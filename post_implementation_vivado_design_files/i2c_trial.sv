==> flow/design.v <==
module i2c_trial (
	input clk,    						 
	input rst_n,						 
	input [7:0] wdata,					 
	input [6:0] addr,					 
	input  write,						 
	input dv,							 
	input in_sda,						 
	output reg [2:0] d_count,		 
	output reg [3:0] a_count,		 
	output reg a_count_done,		 
	output reg d_count_done,		 
	output reg out_sda,				 
	output scl,						 
	output [7:0] rdata,				 
	output reg i2c_ready,			 
	output reg i2c_error,
	output reg i2c_data_valid		 
);
	reg [7:0] ir_wdata;				 
	reg [6:0] ir_addr;				 
	reg [7:0] ir_rdata;				 
	assign rdata = ir_rdata;		 
reg [3:0] state_counter;			 
reg [2:0] scl_counter;				 
typedef enum{IDLE, START, ADDR, ASL_ACK, WDATA, RDATA, DSL_ACK, DM_NACK, STOP} states;
states pst;
reg scl_en = 0;
assign scl = scl_en?'d0:'dz;						 
always_ff @(posedge clk or negedge rst_n) begin
	if(~rst_n) begin
		scl_en <= 'd0;
	end else begin
		if(pst == IDLE || pst == STOP)  begin
			if (scl_counter == 'd7) scl_en <= 'd0;
		end else if (pst == START) begin
			if (state_counter == 15) begin
				scl_en <= 'd1;
			end else scl_en <= 'd0;
		end  else if (pst == ASL_ACK || pst == DSL_ACK) begin
				if(state_counter == 'd15 && in_sda) scl_en <= 'd0; 
				else begin
					if(scl_counter == 'd7) scl_en <= ~scl_en;
				end 
		end else begin
			if (scl_counter == 'd7) scl_en <= ~scl_en;
		end
	end
end
always_ff @(posedge clk or negedge rst_n) begin : proc_
	if(~rst_n) begin
		state_counter <= 0;
		scl_counter <= 0;
	end else begin
		state_counter <= state_counter + 1;
		scl_counter <= scl_counter +1;
	end
end
always_ff @(posedge clk or negedge rst_n) begin
	if(~rst_n) begin
		a_count <= 'd8;
		d_count <= 'd7;
		d_count_done <= 0;
		a_count_done <= 0;
	end else begin
		if (pst == START || pst == ADDR) begin
			if (state_counter == 'd15) a_count <= a_count - 'd1;
			case (a_count)
				0: begin
					 if (state_counter == 'd15) begin
					 	a_count_done <= 'd1;
					 	a_count <= 'd8;
					 end  
				end
				default : if (state_counter == 'd15)  a_count_done <= 'd0;
			endcase
		end else begin
			a_count <= 'd8;
			a_count_done <= 'd0;
		end  
		if (pst == WDATA || pst == RDATA) begin
			if (state_counter == 'd15)  d_count <= d_count - 'd1;
			case (d_count)
				0: begin 
					if (state_counter == 'd15)  d_count_done <= 'd1;
				end		
				default : if (state_counter == 'd15)  d_count_done <= 'd0;
			endcase
		end else begin
			d_count <= 'd7;
			d_count_done <= 'd0;
		end 
	end
end
always_ff @(posedge clk or negedge rst_n) begin
	if(~rst_n) begin
		pst <= IDLE;
		out_sda <= 'd1;
		ir_wdata <= 'd0;
		ir_addr <= 'd0;
		ir_rdata <= 'd0;
		i2c_ready <= 'd0;
		i2c_error <= 'd0;
		i2c_data_valid <= 'd0;
	end else begin
			case (pst)
				IDLE: begin 												 
					if(dv) begin 
						ir_wdata <= wdata;
						ir_addr <= addr;
						if (state_counter == 'd15) begin
							pst <= START; 
							out_sda <= 'd0;
						end  else pst <= IDLE;
					end else begin
						out_sda <= 'd1; 
						if (state_counter == 'd15)  pst <= IDLE;
					end
				end
				START: begin 												 
					if (state_counter == 'd15) begin
						pst <= ADDR; 
						out_sda <= addr[a_count-2];
					end else pst <= START;
				end
				ADDR: begin 												 
					case (a_count)
						0: begin
							if (state_counter == 'd15) begin
								pst <= ASL_ACK; 
								out_sda <= 'd1;
							end  else pst <= ADDR;
						end
						1: begin
							if (state_counter == 'd15) begin
								out_sda <= ~write;
								pst <= ADDR;
							end  
						end
						default : begin
							if (state_counter == 'd15) begin
								pst <= ADDR;
								out_sda <= ir_addr[a_count-2];
							end  
						end
					endcase
				end
				ASL_ACK: begin 												 
					if (state_counter == 'd15 && in_sda) begin
							pst <= STOP;
							out_sda <= 'd0;
							i2c_error <= 'd1;
							i2c_ready <= 'd1;
					end else begin
						if (state_counter == 'd15) begin
							if (write) begin
								pst <= WDATA;
								out_sda <= ir_wdata[d_count];
							end else begin
								pst <= RDATA;
								out_sda <= 'd1;
							end	
						end else pst <= ASL_ACK;		
					end
				end
				WDATA: begin												 
					if (d_count == 0) begin
						if (state_counter == 'd15) begin
							pst <= DSL_ACK; 
							out_sda <= 'd1;
							i2c_ready <= 'd1;
						end else pst <= WDATA;	
					end else begin 
						if (state_counter == 'd15) begin
							pst <= WDATA;
							out_sda <= ir_wdata[d_count-1];
							i2c_ready <= 'd0;
						end
					end
				end
				DSL_ACK: begin 												 
					if (dv && (ir_addr == addr) && write) begin							
						ir_wdata <= wdata;
						if (state_counter == 'd15 && (~in_sda) ) begin
							pst <= WDATA;
							out_sda <= ir_wdata[d_count];
						end else if (state_counter == 'd15 && in_sda) begin
							pst <= STOP;
							out_sda <= 'd0;
							i2c_ready <= 'd1;
							i2c_error <= 'd1;
						end else begin
							pst <= DSL_ACK;
						end 								
					end else begin
						if (state_counter == 'd15) begin
							pst <= STOP;
							out_sda <= 'd0;
						end else pst <= DSL_ACK;	
					end
					i2c_ready <= 'd0;
				end
				RDATA: begin 												 
						if (d_count == 0) begin
							if (state_counter == 'd15) begin
								pst <= DM_NACK;
								out_sda <= 'd0;
								i2c_ready <= 'd1;
							end else pst <= RDATA;
							if (state_counter == 'd9) begin
								ir_rdata[d_count] <= in_sda;
								i2c_data_valid <= 'd1;
							end
						end else begin
							if (state_counter == 'd15) begin
								pst <= RDATA;
								out_sda <= 'd1;
								i2c_ready <= 'd0; 
							end
							if (state_counter == 'd9) begin
								ir_rdata[d_count] <= in_sda; 	
							end 
						end
				end
				DM_NACK: begin 												 
					i2c_data_valid <= 'd0;	
					if (dv && (ir_addr == addr) && (~write)) begin
						ir_wdata <= wdata;
						if (state_counter == 'd15) begin
							pst <= RDATA;
							out_sda <= 'd1;
						end else begin
							pst <= DM_NACK;
							out_sda <= 'd0;
						end 
					end else begin
						if (state_counter == 'd15) begin
							pst <= STOP;
							out_sda <= 'd0;
						end else if (state_counter == 'd6) begin
							out_sda <= 'd1;
							pst <= DM_NACK;
						end else pst <= DM_NACK;
					end
					i2c_ready <= 'd0;
				end
				STOP: begin 												 
					if (state_counter == 'd15) begin
						pst <= IDLE;
						out_sda <= 'd1;
					end else if (state_counter == 'd10) begin
						out_sda <= 'd1;
						pst <= STOP;
					end else begin
						pst <= STOP;
					end
					i2c_ready <= 'd0;
					i2c_error <= 'd0;
				end
				default: begin
					if (state_counter == 'd15)  pst <= IDLE;
					out_sda <= 'd1;
					i2c_ready <= 'd0;
				end
			endcase
	end
end
endmodule : i2c_trial
Tool chain data of i2c_trial. What the tools print for i2c_trial, step after step. Line numbers count from 1 in the design file above. Operators: Yosys type, input widths -> output width; for muxes data width and select width s. Cell names lack the library's common part. Not given: --

Design top: i2c_trial. Clock: clk. Standard-cell library: sky130hd. Timing corner: tt_025C_1v80.

Word-level counts. Counts by Yosys on the flattened word-level netlist (proc, flatten, opt, wreduce; memories kept). Register bits leave out memories and registers merged into their read ports (data or address). Print and check cells are left out.

Shift-type cells: 6. Under muxes and demuxes stands 80. For bitwise gates (word level) the number is 7. For add/subtract/negate cells the number is 6. Multipliers: 0. For div/mod/pow operators the number is 0. Order comparisons: 0. For reduce/logical cells the number is 25. The entry for equal/unequal tests reads 36.

Operators by type and width (count): $pmux 32 s9 (1); $mux 32 (8); $eq 32x3->1 const B (4); $eq 32x2->1 const B (2); $mux 4 (12); $mux 1 (43); $eq 32x1->1 const B (1); $eq 32x4->1 const B (1); $logic_not 32->1 (1); $pmux 8 s3 (1); $mux 8 (3); $ne 2x2->1 const B (7); $shiftx 7x5->1 (2); $reduce_and 3->1 (4); $eq 4x4->1 const B (3); $ne 2x1->1 const B (5); $ne 3x2->1 const B (3); $ne 3x3->1 const B (3); $pmux 1 s9 (1); $mux 3 (3); $shift 1x4->8 (1); $shift 1x4->8 const A (1); $ne 4x4->1 const B (2); $shiftx 8x3->1 (1); $shiftx 8x4->1 (1); $and 8x8->8 (1); $or 8x8->8 (1); $not 8->8 (1).

Other operator kinds: 26; their cells: 43.

The entry for output and inout port bits reads 22. Under input port bits stands 20. For memories the number is 0. Memory bits (read-only): 0. Cells after elaboration: 175. The entry for register bits after elaboration reads 76. RAM bits: 0. Latch bits: 0. The entry for clocked read ports x word width reads 0.

Logic depth. Longest topological path by Yosys (ltp), each cell counted once; first at word level (registers and memories cut), then after technology mapping (sequential cells cut; the memories' decode and read muxes count).

The figure for depth in word-level cells is 6. Under ABC_AREA stands 0. Depth in mapped cells: 9. Under mapped depth without buffers stands 9.

Netlist. The flow's flattened synthesis, as Yosys stat reports it; memories are mapped. The netlist is that of the ABC_AREA named above (0 if unset); the other value can give another one.

The figure for buffer cells is 16. Under area of sequential cells stands 1233.7 µm². The figure for cell area after synthesis is 2950.3 µm². The entry for cells in the netlist reads 298. For flip-flop cells the number is 49.

Cell types: dfrtp_1 (count 43, total area 1.08E+03 µm²); mux2_2 (count 21, total area 236.477 µm²); ha_1 (count 14, total area 175.168 µm²); dfstp_2 (count 6, total area 157.651 µm²); nand2_1 (count 35, total area 131.376 µm²); mux4_2 (count 4, total area 90.086 µm²); inv_1 (count 20, total area 75.072 µm²); o21ai_0 (count 15, total area 75.072 µm²); xnor2_1 (count 8, total area 70.067 µm²); a21oi_1 (count 13, total area 65.062 µm²); nand3_1 (count 13, total area 65.062 µm²); nor2_1 (count 13, total area 48.797 µm²); nand4_1 (count 7, total area 43.792 µm²); a221o_1 (count 4, total area 40.038 µm²); mux2i_1 (count 4, total area 40.038 µm²); clkbuf_1 (count 10, total area 37.536 µm²); a31o_2 (count 4, total area 35.034 µm²); o211ai_1 (count 4, total area 30.029 µm²).

Other cell types: 40; their cells: 60.

Worst setup path after synthesis. OpenSTA on the mapped netlist: ideal clock, no wires. The path of least setup slack (recovery checks aside). Input and output delay are each 20% of the period. Register names are those of the netlist, which keeps one name where synthesis merged equal registers.

Path type: register to register. Start: reg d_count[0]. End: reg ir_rdata[0]. Under setup slack stands 0.379 ns. The figure for setup time is 0.125 ns. Under path buffers stands 1. The entry for launch time at the first pin reads 0.000 ns. Data required time: 2.675 ns. Under path delay stands 2.421 ns. Under clock period stands 2.8 ns. For stages the number is 8. Under arrival time stands 2.296 ns. The entry for synthesis period reached reads 2.421 ns.

"path delay" = arrival - input delay + setup time. "stages": output pins that drive a net of the path, with the launching flip-flop's if there is one; two outputs of one cell count as two. "synthesis period reached" = period - worst setup slack (recovery checks aside). The figure is calculated, with input and output delays left at 20% of the set period. Between the ends stands the longest chain of elaborated cells between them, by number of cells; it is not shown to be the way that was timed. Of several equally long chains one is given. A line is the first line of the expression or statement that the cell stems from. Yosys adds cells for indexed reads and writes and turns some case tables into memories. A register here has more assigning lines than the two given.

Cells stage by stage: dfstp_2 > clkbuf_1 > inv_1 > ha_1 > ha_1 > nand3b_1 > nor3_1 > mux2_2. Under length of the longest elaborated chain stands 5. The entry for elaborated cells on any way between the ends reads 6. Those cells by class: add/sub: 1; shift: 2; logic: 3.

Ends and longest elaborated chain, post-synthesis: from (decl) (RTL line 9) `output reg [2:0] d_count,`; from (assign) (RTL line 62) `d_count <= 'd7;`; from (assign) (RTL line 82) `if (state_counter == 'd15) d_count <= d_count - 'd1;`; $neg 3->4 (RTL line 221) `ir_rdata[d_count] <= in_sda;`; $shift 1x4->8 (RTL line 221); $not 8->8 (RTL line 221); $and 8x8->8 (RTL line 221); $or 8x8->8 (RTL line 221); to (assign) (RTL line 211) `ir_rdata[d_count] <= in_sda;`; to (assign) (RTL line 221); to (decl) (RTL line 22) `reg [7:0] ir_rdata;`.

Path in the finished layout. From the final timing report of flow run A: the path of least setup slack in the routed layout; clock arrival at registers is part of the times.

Path type: register to register. Start: reg ir_addr[6]. End: reg out_sda. Under arrival time stands 2.65 ns. The entry for launch time at the first pin reads 0.32 ns. For stages the number is 10. Data required time: 2.11 ns. The figure for setup time is 0.08 ns. Under setup slack stands -0.54 ns. Under path buffers stands 0. Under clock period stands 1.87 ns.

Between the ends stands the longest chain of elaborated cells between them, by number of cells; it is not shown to be the way that was timed. Of several equally long chains one is given. A register here has more assigning lines than the two given.

Cells stage by stage: dfrtp_1 > xnor2_2 > nand4_1 > nor3_2 > inv_2 > ha_4 > a21oi_2 > nand4_1 > a2111oi_4 > o221ai_2. Under length of the longest elaborated chain stands 5. The entry for elaborated cells on any way between the ends reads 13. Those cells by class: eq/ne: 3; shift: 1; mux: 5; reduce/logical: 4.

Ends and longest elaborated chain, after layout: from (decl) (RTL line 21) `reg [6:0] ir_addr;`; from (assign) (RTL line 100) `ir_addr <= 'd0;`; from (assign) (RTL line 110) `ir_addr <= addr;`; $eq 7x7->1 (RTL line 227) `if (dv && (ir_addr == addr) && (~write)) begin`; $logic_and 1x1->1 (2 in a row) (RTL line 227); $mux 1 (RTL line 227); $pmux 1 s9 (RTL line 106) `case (pst)`; to (assign) (RTL line 123) `out_sda <= addr[a_count-2];`; to (assign) (RTL line 136) `out_sda <= ~write;`; to (decl) (RTL line 13) `output reg out_sda,`.

## Implementation results

Measured data: module i2c_trial, platform sky130hd, 2 stored runs of the flow under differing settings, order arbitrary. Input and output delays are each 20% of the period that was set; the output load is 0.01 pF. "clock period reached": clock period set for the run, less the worst setup slack. It is reckoned from that one timing run; input and output delays stay at 20% of the period that was set. "critical setup path time": the worst setup path's part of the clock period (all of it between registers, 20% less for each end at a port) less its slack. A launch clock that arrives late makes it longer, a capture clock that arrives late makes it shorter.

Flow run A has these settings: period_ns 1.87; CORE_UTILIZATION 33; CELL_PAD_IN_SITES_DETAIL_PLACEMENT 2; TNS_END_PERCENT 45; GPL_TIMING_DRIVEN 1; GPL_ROUTABILITY_DRIVEN 1; CTS_CLUSTER_SIZE 72; MIN_ROUTING_LAYER met1; MAX_ROUTING_LAYER met5; CAP_MARGIN 20; CORE_MARGIN 2; SLEW_MARGIN 20. For the worst setup slack after layout the run shows -0.543 ns. The clock period reached reads 2.413 ns. The measured mapped cell area after synthesis is 2950.3 µm². The measured standard-cell area after routing is 4325.4 µm². The measured critical setup path time is 2.41 ns. Critical path kind: register to register. The die footprint comes to 9713.1 µm². The final setup TNS reads -2.634 ns.

Flow run B has these settings: period_ns 3.44; CORE_UTILIZATION 17; SETUP_SLACK_MARGIN 0.73; PLACE_DENSITY_LB_ADDON 0.2; CORE_ASPECT_RATIO 0.81; CELL_PAD_IN_SITES_GLOBAL_PLACEMENT 0; CELL_PAD_IN_SITES_DETAIL_PLACEMENT 1; TNS_END_PERCENT 40; CAP_MARGIN 20; CORE_MARGIN 2; SLEW_MARGIN 20. For the worst setup slack after layout the run shows 0.847 ns. The clock period reached reads 2.593 ns. The measured mapped cell area after synthesis is 2950.3 µm². The measured standard-cell area after routing is 3861.2 µm². The measured critical setup path time is 2.59 ns. Critical path kind: register to register. The die footprint comes to 18430.7 µm². The final setup TNS reads 0.000 ns.
