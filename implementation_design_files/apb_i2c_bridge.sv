==> flow/design.v <==
module apb_controller (PCLK, PRESETn, PWRITE, PSELx, PENABLE, PADDR, PWDATA, PREADY, PSLVERR, PRDATA, i2c_ready, i2c_error, i2c_rdata, i2c_data_valid, i2c_addr, i2c_wdata,i2c_write,apb_data_valid);
	input PCLK, PRESETn; 									 
	input PWRITE, PSELx, PENABLE;  							 
	input [6:0] PADDR;  									 
	input [7:0] PWDATA; 									 
	output reg [7:0] PRDATA; 								 
	output reg PREADY, PSLVERR; 							 
	input i2c_ready, i2c_error;          					 
	input [7:0] i2c_rdata;  								 
	input i2c_data_valid;									 
	output reg [6:0] i2c_addr; 								 
	output reg [7:0] i2c_wdata; 							 
	output reg i2c_write;                 					 
	output reg apb_data_valid;								 
	reg [6:0] ir_paddr;
	reg [7:0] ir_pwdata;
	typedef enum bit [1:0] {IDLE, SETUP, ACCESS} state; 		 
	state pst,nst;							           			 
	always_ff @(posedge PCLK , negedge PRESETn) begin
		if(~PRESETn) begin
			 	pst<=IDLE;
		end else begin
				pst<=nst;
		end
	end
	always_ff @(posedge PCLK or negedge PRESETn) begin
		if(~PRESETn) begin
			ir_pwdata = 'd0;
			ir_paddr = 'd0;
		end else begin
			if (pst == SETUP) begin
				ir_pwdata = PWDATA;
				ir_paddr = PADDR;
			end
		end
	end
	always_comb begin
		case (pst)
			IDLE: begin
						case(PSELx)
							1'b1: nst= SETUP;
							default: nst= IDLE;
						endcase
				  end
			SETUP: begin
						case({PENABLE, PSELx})
							2'b11: nst= ACCESS;
							2'b01: nst= SETUP;
							default: nst= IDLE;
						endcase
				   end
			ACCESS: begin
						case({PENABLE, PSELx, i2c_ready})
							3'b111: nst= SETUP;
							3'b110: nst= ACCESS;
							3'b010: nst= SETUP;
							3'b011: nst= SETUP;
							default: nst= IDLE;
						endcase
				    end
			default: nst= IDLE;
		endcase
	end
	always_comb
		begin
			case(pst)	
				ACCESS:	begin
							if (PWRITE) begin
								 i2c_addr= ir_paddr;
								 i2c_wdata= ir_pwdata;
								 i2c_write=	'd1;
									apb_data_valid= 'd1;
								 PRDATA= 'd0;
								 PSLVERR= i2c_error;
								 PREADY= i2c_ready;
							end else begin
								i2c_addr= ir_paddr;
								i2c_wdata= 'd0;
								i2c_write= 'd0;
								apb_data_valid=	'd1;
								if (i2c_data_valid) begin
									PRDATA= i2c_rdata;
									PREADY= i2c_ready;
									PSLVERR= i2c_error;
								end else begin
									PRDATA=	'd0;
									PREADY= i2c_ready;
									PSLVERR= i2c_error;
								end
							end
				end
				SETUP: 	begin
				            PREADY= 'd1;
							i2c_addr= 'd0;
							i2c_wdata= 'd0;
							i2c_write=	'd0;
							apb_data_valid= 'd0;
							PRDATA= 'd0;
							PSLVERR= 'd0;
				end
				IDLE:	begin
				            PREADY= 'd1;
							i2c_addr= 'd0;
							i2c_wdata= 'd0;
							i2c_write=	'd0;
							apb_data_valid= 'd0;
							PRDATA= 'd0;
							PSLVERR= 'd0;
				end
				default: begin
							i2c_addr= 'd0;
							i2c_wdata= 'd0;
							i2c_write=	'd0;
							apb_data_valid= 'd0;
							PRDATA= 'd0;
							PSLVERR= 'd0 ;
							PREADY= 'd1;
				end
			endcase
		end
endmodule
module apb_i2c_bridge(
	input PCLK,				       	 
	input PRESETn,					 
	input PWRITE,					 
	input PSELx,					 
	input PENABLE,					 
	input [6:0] PADDR,				 
	input [7:0] PWDATA,				 
	output reg [7:0] PRDATA,		 
	output reg PREADY,				 
	output reg PSLVERR,				 
	output scl,						 
	inout sda,						 
	output i2c_data_valid,			 
	output apb_data_valid,			 
	output ta_count_done,
	output d_count_done,
	output state_count_done
);
wire i2c_ready, i2c_error;          								
wire [7:0] i2c_rdata;
assign i2c_rdata = 0;  									
wire [6:0] i2c_addr; 						
wire [7:0] i2c_wdata; 								
wire i2c_write;                 					
	apb_controller inst_apb_controller
		(
			.PCLK           (PCLK),
			.PRESETn        (PRESETn),
			.PWRITE         (PWRITE),
			.PSELx          (PSELx),
			.PENABLE        (PENABLE),
			.PADDR          (PADDR),
			.PWDATA         (PWDATA),
			.PREADY         (PREADY),
			.PSLVERR        (PSLVERR),
			.PRDATA         (PRDATA),
			.i2c_ready      (i2c_ready),
			.i2c_error      (i2c_error),
			.i2c_rdata      (i2c_rdata),
			.i2c_data_valid (i2c_data_valid),
			.i2c_addr       (i2c_addr),
			.i2c_wdata      (i2c_wdata),
			.i2c_write      (i2c_write),
			.apb_data_valid (apb_data_valid)
		);
	top inst_top
		(
			.clk              (PCLK),
			.rst_n            (PRESETn),
			.i_taaddr6_0      (i2c_addr),
			.i_apb_dv         (apb_data_valid),
			.i_write          (i2c_write),
			.i_wdata          (i2c_wdata),
			.or_act_rdbsybar  (i2c_ready),
			.ta_count_done    (ta_count_done),
			.d_count_done     (d_count_done),
			.state_count_done (state_count_done),
			.o_i2c_dv         (i2c_data_valid),
			.o_i2c_err        (i2c_error),
			.scl              (scl),
			.sda              (sda)
		);
endmodule : apb_i2c_bridge
module i2c_actuator(
	input clk,     
	input rst_n,
	input [6:0]i_taaddr6_0,		 
	input in_sda,
	input [7:0]i_wdata,							 
	input i_apb_dv_n,
	input i_write_n,
	output o_scl,
	output reg out_sda,
	output reg o_i2c_err,
	output reg [9:0]state_count,
	output reg [2:0]ta_count,
	output reg [2:0]d_count,
	output reg ta_count_done,
	output reg d_count_done,
	output reg state_count_done,
	output reg o_act_stop_idle_flag,
	output reg or_act_rdbsybar
);
enum  {IDLE, START, TADDR, TASL_ACK, WDATA, DSL_ACK, STOP}act_pst; 
reg [7:0]ir_wdata;
reg [7:0]ir_trgtaddr;
reg state_scl_done;
always_ff @(posedge clk or negedge rst_n) begin
	if(~rst_n) begin
		state_count <= 0;
		state_count_done<=0;
		state_scl_done<=0;
	end else begin
		if ((state_count==999) || (act_pst==IDLE)) begin
			state_count=0;
			state_scl_done<=0;
		end
		else state_count <= state_count + 1;
		case (state_count)
			0:		begin
						state_scl_done <= 'd0;
						state_count_done <= 'd0;
					end
			499:	begin
						state_scl_done<='d1;
						state_count_done <= 'd0;
					end
			998: 	begin
						if(!((act_pst==START) || (act_pst==STOP) ))  state_scl_done<='d1; 
						state_count_done <= 'd1;
					end		
			default : 
				begin
					state_scl_done <= 'd0;
					state_count_done <= 'd0;
				end
		endcase
	end
end
reg scl_en=0;
assign o_scl=scl_en?'d0:'dz;
always_ff @(posedge clk or negedge rst_n) begin
	if(~rst_n) begin
		scl_en <= 'd0;
	end else begin
		if (act_pst==IDLE) begin
			scl_en='d0;
		end
		if (state_scl_done) begin
			scl_en=~scl_en;
		end
	end
end
always_ff @(posedge clk or negedge rst_n) begin
	if(~rst_n) begin
		ta_count <= 0;
		d_count <= 0;
		d_count_done <= 0;
		ta_count_done <= 0;
	end else begin
		case(act_pst) 
			TADDR:
			begin
				case (ta_count)
					7: 	begin
							if (state_count==998) begin
								ta_count_done <= 'd1;
							end
						end
					default : begin
								ta_count_done <= 'd0;
							  end
				endcase 
				if (state_count_done)	ta_count <= ta_count + 1;
				else ta_count<=ta_count;
			end
			WDATA:
			begin
				case (d_count)
					7: 	begin 
							if (state_count==998) begin
								d_count_done <= 'd1;
							end
						end		
					default : d_count_done <= 'd0;
				endcase 
					if(state_count_done)	d_count <= d_count + 1;
					else	d_count<=d_count;
			end
			default:
				begin
					ta_count <= 0;
					d_count <= 0;
					d_count_done <= 0;
					ta_count_done <= 0;
				end
		endcase
	end
end
always_ff @(posedge clk, negedge rst_n) begin
	if(~rst_n) begin
		 ir_wdata<=0;   		    
		 ir_trgtaddr<=0;		    
		 o_i2c_err<=0;	  	    
		 out_sda<='d1;		    
		 or_act_rdbsybar<='d0; 
		 act_pst <= IDLE;	    
		 o_act_stop_idle_flag=0;  
	end else begin
		case (act_pst)
		 	IDLE:
		 		begin
			 		ir_trgtaddr[7:0]<={i_taaddr6_0, i_write_n};
		 			if ((~i_apb_dv_n) && (~i_write_n)) begin
			 			ir_wdata<=i_wdata;
						o_i2c_err<=0;
			 			out_sda<=0;
						or_act_rdbsybar<=0;
			 			act_pst<=START;
			 			o_act_stop_idle_flag=0;
		 			end
		 			else begin
		 				 ir_wdata<=0;   		    
		 				 ir_trgtaddr<=0;		    
		 				 o_i2c_err<=0;	  	    
		 				 out_sda<='d1;		    
		 				 or_act_rdbsybar<='d0;   
		 				 act_pst <= IDLE;	    
		 				 o_act_stop_idle_flag=0; 
		 			end
		 		end
		 	START:
		 		begin
		 			o_act_stop_idle_flag=0;
		 			if (state_count_done) begin
		 				out_sda<=ir_trgtaddr[7];
		 				act_pst<=TADDR;
		 			end
		 		end
		 	TADDR:
		 		begin
		 			if (ta_count_done && state_count_done) begin
		 				out_sda<='d1; 
		 				act_pst<=TASL_ACK;
		 			end
		 			else begin
		 				if(state_count_done)	out_sda<=ir_trgtaddr[6 - ta_count];
		 				act_pst<=TADDR;
		 			end
		 		end
		 	TASL_ACK:
		 		begin
		 			if ((in_sda) && (state_scl_done)) begin
		 				o_i2c_err<=1; 
		 				act_pst<=TASL_ACK;
		 			end
	 				if (state_count_done) begin
	 					if (o_i2c_err) begin
 							out_sda<='d0;
 							act_pst<=STOP;
	 					end
	 					else begin
		 					out_sda <= ir_wdata[7];
		 					act_pst <= WDATA; 						
	 					end	
	 				end
	 				else begin
	 					out_sda<='d1; 
	 					act_pst<=TASL_ACK;
	 				end
		 		end
		 	WDATA:
		 		begin
		 			if (d_count_done && state_count_done) begin
		 				out_sda<='d1;
						or_act_rdbsybar<='d1;
		 				act_pst<=DSL_ACK;
		 			end
		 			else begin
		 				out_sda<=ir_wdata[7 - d_count];
						or_act_rdbsybar<='d0;
		 				act_pst<=WDATA;
		 			end
		 		end
		 	DSL_ACK:
		 		begin
		 			or_act_rdbsybar<='d0;
		 			if ((in_sda) && (state_scl_done)) begin
		 				o_i2c_err<=1;
		 				act_pst<=DSL_ACK;
		 			end
	 				if (state_count_done) begin
	 					if (o_i2c_err) begin
	 						out_sda<='d0;
	 						act_pst<= STOP;
	 					end	
	 					else if((ir_trgtaddr[7:1]==i_taaddr6_0) && (~i_write_n) && (~i_apb_dv_n)) begin
	 						out_sda <= ir_wdata[7];
	 						act_pst <= WDATA;		
	 					end
	 					else begin
	 						out_sda<='d0;
	 						act_pst<= STOP;
	 					end
	 				end
	 				else begin
	 					out_sda<='d1;
	 					act_pst<=DSL_ACK;
	 				end
		 		end
		 	STOP:
		 		begin
					if (state_count_done) begin
						o_act_stop_idle_flag=1;
						out_sda <= 'd1;
						act_pst <= IDLE;
					end else begin
						if(state_count==750)	out_sda <= 'd1;
						act_pst <= STOP;
					end
		 		end
		 	 default:
			  	begin
			  		 ir_wdata<=0;   		  
			  		 ir_trgtaddr<=0;		  
			  		 o_i2c_err<=0;	  	  
			  		 out_sda<='d1;		  
				 	 or_act_rdbsybar<=0;	  
			  		 act_pst <= IDLE;	  
			  	end
		endcase
	end
end
endmodule : i2c_actuator
module top (
	input clk,     
	input rst_n,   
	input [6:0]i_taaddr6_0,
	input i_apb_dv,
	input i_write,
	input [7:0]i_wdata,							 
	output or_act_rdbsybar,
	output wire ta_count_done,
	output wire d_count_done,
	output wire state_count_done,
	output o_i2c_dv,
	output wire o_i2c_err,
	inout scl,
	inout sda
);
	wire out_sda;
	wire in_sda;
	wire [9:0]state_count;
	wire [2:0]ta_count;
	wire [2:0]d_count;
	wire o_act_stop_idle_flag;
	reg sda_med;
    wire aLsyncResetOut;
	i2c_actuator inst_i2c_actuator
		(
			.clk                 (clk),
			.rst_n               (aLsyncResetOut),
			.i_taaddr6_0         (i_taaddr6_0),
			.in_sda              (in_sda),
			.i_write_n            (aLwriteOut),
			.i_wdata             (i_wdata),
			.i_apb_dv_n            (aapbdvOut), 
			.o_scl               (scl),
			.out_sda             (out_sda),
			.o_i2c_err           (o_i2c_err),
			.state_count         (state_count),
			.ta_count            (ta_count),
			.d_count             (d_count),
			.ta_count_done       (ta_count_done),
			.d_count_done        (d_count_done),
			.state_count_done    (state_count_done),
			.o_act_stop_idle_flag (o_act_stop_idle_flag),
			.or_act_rdbsybar   (or_act_rdbsybar)
		);
	asynwriteR asynwriteR_inst (.awriteIn(~i_write), .clk(clk), .aLwriteOut(aLwriteOut));
	asyncLowR asyncLowR_inst(.aRLowIn(rst_n), .clk(clk), .aLsyncResetOut(aLsyncResetOut));
	asyncapbvalid asyncapbvalid_inst (.aapbdvIn(~i_apb_dv), .clk(clk), .aapbdvOut(aapbdvOut));
	assign o_i2c_dv=0;
	assign sda = sda_med?'dz:'d0;
	assign in_sda = sda;
	always_comb begin
		if(~aLsyncResetOut) begin
			sda_med <= 'd1;
		end else if ((ta_count_done && (~state_count_done)) || (d_count_done && (~state_count_done))) begin
			sda_med <= 'd0;
		end else begin
			sda_med <= out_sda;
		end
	end
endmodule : top
module asyncLowR (aRLowIn, clk, aLsyncResetOut);
	input aRLowIn, clk;
	output reg aLsyncResetOut;
	reg temp;
	always @(posedge clk, negedge aRLowIn) begin
		if(!aRLowIn) begin
			 {aLsyncResetOut, temp}<= 2'b0;
		end else begin
			 {aLsyncResetOut, temp}<= {temp,1'b1};
		end
	end
endmodule
module asynwriteR (awriteIn, clk, aLwriteOut);
	input awriteIn, clk;
	output reg aLwriteOut;
	reg temp;
	always @(posedge clk, negedge awriteIn) begin
		if(!awriteIn) begin
			 {aLwriteOut, temp}<= 2'b0;
		end else begin
			 {aLwriteOut, temp}<= {temp,1'b1};
		end
	end
endmodule
module asyncapbvalid (aapbdvIn, clk, aapbdvOut);
	input aapbdvIn, clk;
	output reg aapbdvOut;
	reg temp;
	always @(posedge clk, negedge aapbdvIn) begin
		if(!aapbdvIn) begin
			 {aapbdvOut, temp}<= 2'b0;
		end else begin
			 {aapbdvOut, temp}<= {temp,1'b1};
		end
	end
endmodule
From RTL to reports: apb_i2c_bridge
Tool output for the design above, in the order of the flow.
Lines are those of the file above, counted from 1.
Library cell names are shortened.
The mark - stands for no value.

set-up
  top = apb_i2c_bridge
  clock = PCLK
  standard-cell library = sky130hd
  corner = tt_025C_1v80

Elaborated design
Yosys after proc, flatten, opt, wreduce and memory -nomap, before mapping. Memory bits, and registers merged into a memory's read port (data or address), are not among the register bits. Print and check cells are not counted.

operators by class
  reductions and logical operators = 24
  multiplexer cells = 64
  shifts and indexed selects = 2
  bitwise operators = 7
  equality and inequality tests = 31
  $add $sub $neg = 5

operators with widths
  cell                                                             number
  32-bit parallel mux with 7-bit select                            1
  32-bit by 3-bit equality test with 1-bit output with constant B  3
  32-bit by 2-bit equality test with 1-bit output with constant B  2
  10-bit equality test with constant B                             4
  1-bit 2-to-1 mux                                                 35
  32-bit by 1-bit equality test with 1-bit output with constant B  1
  32-bit zero test                                                 1
  32-bit 2-to-1 mux                                                1
  8-bit parallel mux with 2-bit select                             2
  8-bit 2-to-1 mux                                                 4
  8-bit by 4-bit variable part select with 1-bit output            2
  3-bit != test with constant B                                    5
  3-bit equality test with constant B                              4
  3-bit parallel mux with 2-bit select                             2
  3-bit 2-to-1 mux                                                 4
  10-bit by 1-bit adder with 10-bit output with constant B         1
  10-bit by 9-bit equality test with 1-bit output with constant B  1
  2-bit AND reduction                                              5
  10-bit 2-to-1 mux                                                1
  1-bit parallel mux with 2-bit select                             5
  1-bit logical AND                                                8
  3-bit by 3-bit subtractor with 4-bit output with constant A      2
  4-bit OR reduction                                               2
  2-bit parallel mux with 2-bit select                             2
  2-bit 2-to-1 mux                                                 4
  1-bit NOT                                                        7
  7-bit equality test                                              1
  1-bit parallel mux with 7-bit select                             1

Other operator kinds: 14; their cells: 22.

word-level totals
  elaborated cells = 156
  flip-flop bits (word level) = 95

Logic depth
Yosys ltp: most cells in a row. Word level: on the elaborated netlist, between registers, memories and ports. Mapped: between sequential cells and ports; inverters and the memories' decode and read muxes count.

depth
  word-level depth = 9
  ABC_AREA = 0
  gate-level depth with buffers = 6
  gate-level depth less buffers = 6

Netlist
The flow's flattened synthesis, as Yosys stat reports it; memories are mapped. The netlist is that of the ABC_AREA named above (0 if unset); the other value can give another one.

synthesis totals
  area of sequential cells = 1278.7 µm²
  flip-flop cells = 51
  buffers = 20
  synthesis area = 2497.4 µm²
  mapped cells = 240

cell types
  cell     number  area in all (µm²)
  dfrtp_1  49      1.23E+03
  buf_4    11      82.579
  a22o_2   8       80.077
  mux2_2   7       78.826
  nand2_1  21      78.826
  ha_1     6       75.072
  nor2_1   19      71.318
  o21ai_0  14      70.067
  xor2_1   8       70.067
  a21oi_1  13      65.062
  dfstp_2  2       52.55
  nor2b_1  8       50.048
  buf_6    4       45.043
  inv_1    11      41.29
  nand3_1  8       40.038
  o22ai_1  5       31.28
  and4_1   3       26.275
  xnor2_1  3       26.275

Not listed: further types 25, cells in them 40.
By module: a second synthesis without flattening, with its own total; a netlist apart from the flattened one above.

unflattened totals
  cells (unflattened synthesis) = 360
  area total of the unflattened synthesis = 3672.3 µm²

Rows give one instance, submodules left out.

by module
  module          sequential area (µm²)  cells  area (µm²)  times used
  i2c_actuator    1178.6                 272    2566.2      1
  apb_controller  451.7                  73     914.6       1
  asyncLowR       50.0                   3      53.8        1
  asyncapbvalid   50.0                   3      53.8        1
  asynwriteR      50.0                   3      53.8        1
  top             0.0                    5      26.3        1
  apb_i2c_bridge  0.0                    1      3.8         1

Path before layout
Source: OpenSTA report_checks on the synthesized netlist (no wires, ideal clock, input and output delay 20% of the period each), path of least setup slack; recovery checks are left aside. Register names are those of the netlist, which keeps one name where synthesis merged equal registers.

timing after synthesis
  kind = register to register
  from = register inst_top.inst_i2c_actuator.act_pst
  to = register inst_top.inst_i2c_actuator.ir_trgtaddr[1]
  setup slack = 0.178 ns
  driving pins on the path = 6
  data arrival time = 1.721 ns
  path delay = 1.842 ns
  period = 2.02 ns
  synthesis period reached = 1.842 ns

"path delay" is the arrival time less input delay plus setup time.
"driving pins on the path" counts driving pins, that of a launching flip-flop among them; a cell with two outputs on the path counts twice.
"synthesis period reached" is the clock period less the worst setup slack; recovery checks do not enter. This is arithmetic on one report: input and output delays are still those of the set period (20% each).
Where an end lacks its bit number, it is one bit of the signal, or one of the new flip-flops if synthesis recoded a state register.
A register here has more assigning lines than the two given.

between the ends, after synthesis
  cells stage by stage = dfrtp_1 buf_6 or4_4 or3_1 buf_6 a22o_2

RTL lines, path after synthesis
  element          line  source
  start, declared  206   enum  {IDLE, START, TADDR, TASL_ACK, WDATA, DSL_ACK, STOP}act_pst;
  start, assigned  309   act_pst <= IDLE;
  start, assigned  321   act_pst<=START;
  end, assigned    305   ir_trgtaddr<=0;
  end, assigned    315   ir_trgtaddr[7:0]<={i_taaddr6_0, i_write_n};
  end, declared    208   reg [7:0]ir_trgtaddr;

Chain of elaborated cells between the ends: none given.

Timing after layout
Path of least setup slack in the final report of run A (OpenROAD, finished layout, wires in). Where an end is a register, its clock arrival counts in the times.

timing post-layout
  kind = register to register
  from = register inst_top.inst_i2c_actuator.act_pst
  to = register inst_top.inst_i2c_actuator.ir_trgtaddr[2]
  data arrival time = 2.05 ns
  period = 1.43 ns
  driving pins on the path = 6
  setup slack = -0.38 ns

Where an end lacks its bit number, it is one bit of the signal, or one of the new flip-flops if synthesis recoded a state register.
A register here has more assigning lines than the two given.

between the ends, post-layout
  cells stage by stage = dfrtp_1 or4_4 or3_4 buf_8 nor2_8 a22o_2

RTL lines, path post-layout
  element          line  source
  start, declared  206   enum  {IDLE, START, TADDR, TASL_ACK, WDATA, DSL_ACK, STOP}act_pst;
  start, assigned  309   act_pst <= IDLE;
  start, assigned  321   act_pst<=START;
  end, assigned    305   ir_trgtaddr<=0;
  end, assigned    315   ir_trgtaddr[7:0]<={i_taaddr6_0, i_write_n};
  end, declared    208   reg [7:0]ir_trgtaddr;

Chain of elaborated cells between the ends: none given.

Memo
Re: implementation data of apb_i2c_bridge

Stored flow runs of apb_i2c_bridge (2 of them; Yosys, OpenROAD, sky130hd). They differ in their settings and are not a sequence. Constraints: input delay and output delay 20% of the set period each, output load 0.01 pF.

settings of run A
{
  "period_ns": 1.43,
  "CORE_UTILIZATION": 53,
  "SETUP_SLACK_MARGIN": -0.12,
  "PLACE_DENSITY_LB_ADDON": 0.02,
  "CORE_ASPECT_RATIO": 1.11,
  "CELL_PAD_IN_SITES_DETAIL_PLACEMENT": 0,
  "ABC_AREA": 0,
  "GPL_TIMING_DRIVEN": 0,
  "GPL_ROUTABILITY_DRIVEN": 1,
  "CTS_CLUSTER_SIZE": 85,
  "CTS_CLUSTER_DIAMETER": 219,
  "CAP_MARGIN": 20,
  "CORE_MARGIN": 2,
  "SLEW_MARGIN": 20
}
report of run A
yosys chip area after synthesis (um^2): 2497.4
finish__design__die__area: 5277.9
finish__design__instance__utilization: 0.6810
finish__timing__setup__ws: -0.377
finish__timing__setup__tns: -3.509
finish__timing__hold__ws: 0.134

settings of run B
{
  "period_ns": 2.09,
  "CORE_UTILIZATION": 30,
  "CORE_MARGIN": 3,
  "TNS_END_PERCENT": 30,
  "GPL_ROUTABILITY_DRIVEN": 1,
  "MIN_ROUTING_LAYER": "met1",
  "MAX_ROUTING_LAYER": "met4",
  "CAP_MARGIN": 20,
  "SLEW_MARGIN": 20
}
report of run B
yosys chip area after synthesis (um^2): 2497.4
finish__design__die__area: 9455.6
finish__design__instance__utilization: 0.3571
finish__timing__setup__ws: 0.174
finish__timing__setup__tns: 0.000
finish__timing__hold__ws: 0.262
